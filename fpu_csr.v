==> flow/design.v <==
module fpu_csr (
    input  wire        clk,
    input  wire        rst_n,
    input  wire        csr_write,        
    input  wire [11:0] csr_addr,         
    input  wire [31:0] csr_wdata,        
    input  wire [1:0]  csr_op,           
    output reg  [31:0] csr_rdata,        
    input  wire [4:0]  fpu_flags,        
    input  wire        fpu_flags_valid,  
    output wire [2:0]  frm_out,          
    output wire [4:0]  fflags_out        
);
    localparam CSR_FFLAGS = 12'h001;
    localparam CSR_FRM    = 12'h002;
    localparam CSR_FCSR   = 12'h003;
    reg [2:0] frm_reg;       
    reg [4:0] fflags_reg;    
    wire [31:0] fcsr = {24'd0, frm_reg, fflags_reg};
    always @(posedge clk or negedge rst_n) begin
        if (!rst_n) begin
            frm_reg    <= 3'b000;   
            fflags_reg <= 5'b00000;
        end
        else begin
            if (fpu_flags_valid) begin
                fflags_reg <= fflags_reg | fpu_flags;
            end
            if (csr_write) begin
                case (csr_addr)
                    CSR_FFLAGS: begin
                        case (csr_op)
                            2'b00:   fflags_reg <= csr_wdata[4:0];                   
                            2'b01:   fflags_reg <= fflags_reg | csr_wdata[4:0];      
                            2'b10:   fflags_reg <= fflags_reg & ~csr_wdata[4:0];     
                            default: fflags_reg <= fflags_reg;
                        endcase
                    end
                    CSR_FRM: begin
                        case (csr_op)
                            2'b00:   frm_reg <= csr_wdata[2:0];                      
                            2'b01:   frm_reg <= frm_reg | csr_wdata[2:0];            
                            2'b10:   frm_reg <= frm_reg & ~csr_wdata[2:0];           
                            default: frm_reg <= frm_reg;
                        endcase
                    end
                    CSR_FCSR: begin
                        case (csr_op)
                            2'b00: begin   
                                frm_reg    <= csr_wdata[7:5];
                                fflags_reg <= csr_wdata[4:0];
                            end
                            2'b01: begin   
                                frm_reg    <= frm_reg | csr_wdata[7:5];
                                fflags_reg <= fflags_reg | csr_wdata[4:0];
                            end
                            2'b10: begin   
                                frm_reg    <= frm_reg & ~csr_wdata[7:5];
                                fflags_reg <= fflags_reg & ~csr_wdata[4:0];
                            end
                            default: begin
                                frm_reg    <= frm_reg;
                                fflags_reg <= fflags_reg;
                            end
                        endcase
                    end
                    default: begin
                    end
                endcase
            end
        end
    end
    always @(*) begin
        case (csr_addr)
            CSR_FFLAGS:  csr_rdata = {27'd0, fflags_reg};
            CSR_FRM:     csr_rdata = {29'd0, frm_reg};
            CSR_FCSR:    csr_rdata = fcsr;
            default:     csr_rdata = 32'd0;
        endcase
    end
    assign frm_out    = frm_reg;
    assign fflags_out = fflags_reg;
endmodule
# Reports on fpu_csr
# Tool output for the design above, in the order of the flow.
# Line numbers count from 1 in the design file above.
# Library cell names are shortened.
# The mark n/a stands for no value.
dict set report setup {
  design {fpu_csr}
  clock {clk}
  library {sky130hd}
  pvt_corner {tt_025C_1v80}
}

# Word level
# Source: Yosys, flattened and elaborated, memories not mapped. Widths are those after wreduce. Registers that Yosys merges into a memory's read port (data or address) are not register bits. Print and check cells do not count. Equal cells are merged and count once.
dict set report word_totals {
  ff_bits 8
  latch_bits 0
  ramBits 0
  rom_bits 0
  clocked_rd_ports_x_width 0
  mem_count 0
  in_bits 55
  wordCells 32
}
dict set report classes {
  add_sub_neg 0
  n_mul 0
  div_mod_pow 0
  cmp 0
  eq_ne 8
  shift 0
  n_mux 8
  logic 10
  n_reduce_logical 4
}
# op n
set ops {}
lappend ops {{12-bit by 2-bit == test with 1-bit output (second input constant)} 2}
lappend ops {{8-bit case mux with 3-bit select} 1}
lappend ops {{3-bit case mux with 3-bit select} 2}
lappend ops {{5-bit case mux with 3-bit select} 1}
lappend ops {{5-bit two-way mux} 3}
lappend ops {{12-bit by 1-bit == test with 1-bit output (second input constant)} 1}
lappend ops {{5-bit bitwise OR} 2}
lappend ops {{3-bit bitwise AND} 2}
lappend ops {{3-bit bitwise OR} 2}
lappend ops {{3-bit NOT} 2}
lappend ops {{3-bit case mux with 2-bit select} 1}
lappend ops {{5-bit by 2-bit inequality test with 1-bit output (second input constant)} 1}
lappend ops {{5-bit bitwise AND} 1}
lappend ops {{5-bit NOT} 1}
lappend ops {{4-bit by 1-bit inequality test with 1-bit output (second input constant)} 1}
lappend ops {{4-bit inequality test (second input constant)} 1}
lappend ops {{4-bit AND reduction} 1}
lappend ops {{2-bit by 1-bit == test with 1-bit output (second input constant)} 1}
lappend ops {{2-bit == test (second input constant)} 1}
lappend ops {{2-bit logical NOT} 1}
lappend ops {{2-bit nonzero test} 1}
lappend ops {{2-bit OR reduction} 1}

# Longest topological paths
# Longest topological path by Yosys (ltp), each cell counted once; first at word level (registers and memories cut), then after technology mapping (sequential cells cut; the memories' decode and read muxes count).
dict set report depth {
  ltp_word 5
  ABC_AREA 0
  ltp_mapped 7
  mapped_depth_nobuf 6
}

# Synthesis result
# Source: synth_stat.txt of the flow (Yosys; design flattened, memories mapped). It holds for the ABC_AREA given above (unset counts as 0); a run with the other value may have another netlist.
# Totals and module areas in this step are rounded.
# cell n area_total_um2
set by_type {}
lappend by_type {dfrtp_1 8 200.192}
lappend by_type {buf_4 26 195.187}
lappend by_type {mux2i_1 7 70.067}
lappend by_type {mux2_1 5 56.304}
lappend by_type {a21oi_1 9 45.043}
lappend by_type {o221ai_1 5 43.792}
lappend by_type {nor4_4 2 42.541}
lappend by_type {ha_1 3 37.536}
lappend by_type {o21ai_0 4 20.019}
lappend by_type {and2_1 3 18.768}
lappend by_type {and3_1 3 18.768}
lappend by_type {inv_1 5 18.768}
lappend by_type {nor2_1 5 18.768}
lappend by_type {nor2b_1 3 18.768}
lappend by_type {nand3_4 1 17.517}
lappend by_type {o22a_1 2 17.517}
lappend by_type {a22oi_1 2 15.014}
lappend by_type {nand2b_1 2 12.512}
# Not listed: further types 13, cells in them 16.
dict set report synth_totals {
  mapped_cells 111
  mapped_area_mm2 0.000975
  seq_area_mm2 0.0002
  ff_cells 8
  buffers 27
}

# Timing after synthesis
# Path of least setup slack by OpenSTA after synthesis, without wires, with an ideal clock, recovery checks aside; 20% of the period is set as input and as output delay. Where synthesis merged equal registers, the netlist keeps one of their names.
dict set report synth_path {
  kind {input to register}
  from {input csr_op[0]}
  to {register frm_reg[1]}
  period_ps 1940
  in_delay_ps 388
  setup_ps 125
  t_first_pin_ps 388
  arrival_time_ps 1531
  slack_ps 284
  delay_ps 1268
  path_stages 7
  synth_period_reached_ps 1656
}
# "delay_ps" = arrival - input delay + setup time.
# "path_stages" counts driving pins, that of a launching flip-flop among them; a cell with two outputs on the path counts twice.
# "synth_period_reached_ps" = period - worst setup slack (recovery checks aside). The figure is calculated, with input and output delays left at 20% of the set period.
# The rows between start and end are the longest chain of elaborated cells between them; the timing report does not say that the signal goes this way. Where chains are equally long, one stands for them.
# A line is the first line of the expression or statement that the cell stems from. Yosys adds cells for indexed reads and writes and turns some case tables into memories.
# A register here has more assigning lines than the two given.
dict set report synth_via {
  cell_sequence {inv_1 > ha_1 > buf_4 > and2b_2 > o21ai_1 > a31o_1 > mux2_2}
  elab_chain_cells 3
  cone_cells 9
  cone_classes {eq/ne (4); mux (3); reduce/logical (2)}
}
# element line_no
set synth_lines {}
lappend synth_lines {{start, declared} 7} ;# input  wire [1:0]  csr_op,
lappend synth_lines {{2-bit == test} 48} ;# case (csr_op)
lappend synth_lines {{3-bit case mux with 3-bit select} 48}
lappend synth_lines {{3-bit case mux with 2-bit select} 30} ;# case (csr_addr)
lappend synth_lines {{end, assigned} 41} ;# 2'b00:   frm_reg <= csr_wdata[2:0];
lappend synth_lines {{end, assigned} 42} ;# 2'b01:   frm_reg <= frm_reg | csr_wdata[2:0];
lappend synth_lines {{end, declared} 17} ;# reg [2:0] frm_reg;

# Timing after layout
# Path of least setup slack in the final report of flow run A (OpenROAD, finished layout, wires in). Where an end is a register, its clock arrival counts in the times.
# The path's times are printed in steps of 10 ps; the period is the one set.
dict set report layout_path {
  kind {input to output}
  from {input csr_addr[7]}
  to {output csr_rdata[6]}
  period_ps 1600
  in_delay_ps 320
  output_delay_ps 320
  t_first_pin_ps 320
  arrival_time_ps 1340
  slack_ps -60
  path_stages 6
}
# The rows between start and end are the longest chain of elaborated cells between them; the timing report does not say that the signal goes this way. Where chains are equally long, one stands for them.
dict set report layout_via {
  cell_sequence {buf_6 > nor4_4 > and3_4 > and3_4 > and2_4 > buf_6}
  elab_chain_cells 2
  cone_cells 4
  cone_classes {eq/ne (3); mux (1)}
}
# element line_no
set layout_lines {}
lappend layout_lines {{start, declared} 5} ;# input  wire [11:0] csr_addr,
lappend layout_lines {{12-bit by 2-bit == test with 1-bit output} 74} ;# case (csr_addr)
lappend layout_lines {{8-bit case mux with 3-bit select} 74}
lappend layout_lines {{end, declared} 8} ;# output reg  [31:0] csr_rdata,

# Top module fpu_csr; platform sky130hd; tools Yosys and OpenROAD; 2 stored runs in no particular order. Input and output delays are each 20% of the period that was set; the output load is 0.01 pF.
# "period_reached_ps" means the clock period less the worst setup slack. The figure is calculated, with input and output delays left at 20% of the set period.
# "worst_path_time_ps": the worst setup path's part of the clock period (all of it between registers, 20% less for each end at a port) less its slack. A launch clock that arrives late makes it longer, a capture clock that arrives late makes it shorter.
# "power_uw": no workload was simulated; the value follows from the tool's default switching activity.
# "worst_path_time_ps" is given in steps of 10 ps.
# Results are given in rounded form.
run="flow run A" settings period_ns=1.6 SETUP_SLACK_MARGIN=0.45 CAP_MARGIN=20 CORE_MARGIN=2 CORE_UTILIZATION=40 SLEW_MARGIN=20
run="flow run A" results synth_area_mm2=0.000975 design.die.area_mm2=0.00285 layout_stdcell_area_mm2=0.0018 fin_util_pct=79.7 worst_setup_slack_ps=-62 final_setup_tns_ps=-191 power_uw=656 period_reached_ps=1662 worst_path_time_ps=1020 critical_path_type="input to output"
run="flow run B" settings period_ns=1.43 CORE_UTILIZATION=33 SETUP_SLACK_MARGIN=0.19 PLACE_DENSITY_LB_ADDON=0.2 HOLD_SLACK_MARGIN=-0.01 CORE_ASPECT_RATIO=1.11 CELL_PAD_IN_SITES_GLOBAL_PLACEMENT=0 CELL_PAD_IN_SITES_DETAIL_PLACEMENT=2 TNS_END_PERCENT=25 GPL_ROUTABILITY_DRIVEN=0 CTS_CLUSTER_SIZE=12 MAX_ROUTING_LAYER="met5" CAP_MARGIN=20 CORE_MARGIN=2 SLEW_MARGIN=20
run="flow run B" outcome="no results, clock tree synthesis failed with DPL-0033"
